==> flow/design.v <==
module cim_array(
    input clk,
    input [7:0] WA0,
    input [7:0] WA1,
    input [23:0] D,
    output [95:0] nW0_low, nW0_high,
    output [95:0] nW1_low, nW1_high
);
    cim_bank bank0 (
        .clk(clk), .WA(WA0), .D(D),
        .nW_low(nW0_low), .nW_high(nW0_high)
    );
    cim_bank bank1 (
        .clk(clk), .WA(WA1), .D(D),
        .nW_low(nW1_low), .nW_high(nW1_high)
    );
endmodule
module cim_bank(
    input clk,
    input [7:0] WA,          
    input [23:0] D,          
    output [95:0] nW_low,    
    output [95:0] nW_high    
);
    reg [23:0] mem [0:7];
    wire [95:0] W_low_internal;
    wire [95:0] W_high_internal;
    integer i;
    always @(posedge clk) begin
        for (i = 0; i < 8; i = i + 1) begin
            if (WA[i]) begin
                mem[i] <= D;
            end
        end
    end
    genvar j;
    generate
        for (j = 0; j < 8; j = j + 1) begin
            assign W_low_internal[j*12 +: 12] = mem[j][11:0];
            assign W_high_internal[j*12 +: 12] = mem[j][23:12];
        end
    endgenerate
    assign nW_low = ~W_low_internal;
    assign nW_high = ~W_high_internal;
endmodule
# [Reports on cim_array]
# Tool output for the design above, in the order of the flow.
# Lines are those of the file above, counted from 1.
# Operators: Yosys type, input widths -> output width; for muxes data width and select width s.
# A cell with - has no value.
[setup] design="cim_array" clk_port="clk" cell_library="sky130hd" pvt_corner="tt_025C_1v80"

# [Elaborated design]
# Counts by Yosys on the flattened word-level netlist (proc, flatten, opt, wreduce). Print and check cells are left out. Cells with the same type and inputs are merged into one.
[classes] n_logic=4
[op_table] operator="$not 96->96" count=4
[word_totals] output_inout_bits=384 elab_cells=20 register_bits=384

# [Longest topological paths]
# Longest topological path by Yosys (ltp), each cell counted once; first at word level (registers and memories cut), then after technology mapping (sequential cells cut; the memories' decode and read muxes count).
[logic_depth] word_depth=1 abc_area=0 depth_mapped=1 ltp_nobuf=1

# [After synthesis]
# Yosys stat after the flow's synthesis: flattened, memories mapped to cells. It holds for the ABC_AREA given above (unset counts as 0); a run with the other value may have another netlist.
[synth_totals] mapped_area_um2=12972.4 seqArea_um2=11531.1 buffers=0 cells=768 ffs=384
[types] cell="sky130_fd_sc_hd__edfxtp_1" count=384 area_total_um2=1.15E+04
[types] cell="sky130_fd_sc_hd__inv_1" count=384 area_total_um2=1.44E+03
# The figures by module come from a second, unflattened synthesis with its own total; it is not the netlist above.
[unflattened] hier_cells=768 area_unflattened_um2=12972.4
# Rows give one instance, submodules left out.
[modules] mod="cim_bank" mod_area_um2=6486.2 cells=384 n_inst=2 seq_area_um2=5765.5
[modules] mod="cim_array" mod_area_um2=0.0 cells=0 n_inst=1 seq_area_um2=0.0

# [Path before layout]
# OpenSTA on the mapped netlist: ideal clock, no wires. The path of least setup slack (recovery checks aside). Input and output delay are each 20% of the period. Register names are those of the netlist, which keeps one name where synthesis merged equal registers.
[synth_path] kind="register to output" start="register bank0.mem[0][12]" end="output nW0_high[0]" t_arrival_ns=0.426 t_first_pin_ns=0.000 path_stages=2 delay_ns=0.426 path_slack_ns=0.027 tclk_ns=0.567 synth_period_reached_ns=0.54
# "delay_ns" is the arrival time less input delay plus setup time.
# A path that ends at an output port has no setup time.
# "path_stages": output pins that drive a net of the path, with the launching flip-flop's if there is one; two outputs of one cell count as two.
# "synth_period_reached_ns" = period - worst setup slack (recovery checks aside). The figure is calculated, with input and output delays left at 20% of the set period.
# The rows between start and end are the longest chain of elaborated cells between them; the timing report does not say that the signal goes this way. Where chains are equally long, one stands for them.
# A line is the first line of the expression or statement that the cell stems from. Yosys adds cells for indexed reads and writes and turns some case tables into memories.
[synth_between] path_cell_list="sky130_fd_sc_hd__edfxtp_1 sky130_fd_sc_hd__inv_1" elab_chain_len=1 cells_between=1
[synth_rtl] element="start: declaration" line_no=25 text="reg [23:0] mem [0:7];"
[synth_rtl] element="start: assignment" line_no=32 text="mem[i] <= D;"
[synth_rtl] element="$not 96->96" line_no=44 text="assign nW_high = ~W_high_internal;"
[synth_rtl] element="end: declaration" line_no=6 text="output [95:0] nW0_low, nW0_high,"

# [Path in the finished layout]
# From the final timing report of job 1: the path of least setup slack in the routed layout; clock arrival at registers is part of the times.
[layout_path] kind="register to output" start="register bank0.mem[0][0]" end="output nW0_low[0]" path_stages=3 t_arrival_ns=1.17 t_first_pin_ns=0.51 tclk_ns=0.551 path_slack_ns=-0.73
# The rows between start and end are the longest chain of elaborated cells between them; the timing report does not say that the signal goes this way. Where chains are equally long, one stands for them.
[layout_between] path_cell_list="sky130_fd_sc_hd__edfxtp_1 sky130_fd_sc_hd__inv_1 sky130_fd_sc_hd__buf_2" elab_chain_len=1 cells_between=1
[layout_rtl] element="start: declaration" line_no=25 text="reg [23:0] mem [0:7];"
[layout_rtl] element="start: assignment" line_no=32 text="mem[i] <= D;"
[layout_rtl] element="$not 96->96" line_no=43 text="assign nW_low = ~W_low_internal;"
[layout_rtl] element="end: declaration" line_no=6 text="output [95:0] nW0_low, nW0_high,"

# Top module cim_array; platform sky130hd; tools Yosys and OpenROAD; 2 stored runs in no particular order. Input and output delays are each 20% of the period that was set; the output load is 0.01 pF.
# By "design_power_w" is meant OpenSTA's value without simulated activity: inputs other than the clock are taken to toggle once in ten clock periods, and the tool carries that through the logic.
run="job 1" settings period_ns=0.551 CORE_UTILIZATION=51 SETUP_SLACK_MARGIN=-0.04 PLACE_DENSITY=0.77 CORE_ASPECT_RATIO=0.9 CELL_PAD_IN_SITES_DETAIL_PLACEMENT=0 GPL_TIMING_DRIVEN=1 CAP_MARGIN=20 SLEW_MARGIN=15 MIN_ROUTING_LAYER="met1" MAX_ROUTING_LAYER="met4" CORE_MARGIN=2
run="job 1" results synthArea_um2=12972.4 total_die_area_um2=26730.3 final_stdcell_area_um2=19314.8 post_route_util_frac=0.771 worstSetupSlack_ns=-0.725 timing.setup.tns_ns=-235.784 design_power_w=0.068976
run="job 2" settings period_ns=0.549 CORE_UTILIZATION=60 PLACE_DENSITY_LB_ADDON=0.27 CORE_ASPECT_RATIO=0.67 CORE_MARGIN=7 GPL_TIMING_DRIVEN=1 GPL_ROUTABILITY_DRIVEN=1 SLEW_MARGIN=40 MIN_ROUTING_LAYER="met1" MAX_ROUTING_LAYER="met4" CAP_MARGIN=20
run="job 2" results synthArea_um2=12972.4 total_die_area_um2=26015.8 final_stdcell_area_um2=19592.5 post_route_util_frac=0.936 worstSetupSlack_ns=-0.770 timing.setup.tns_ns=-252.617 design_power_w=0.071324
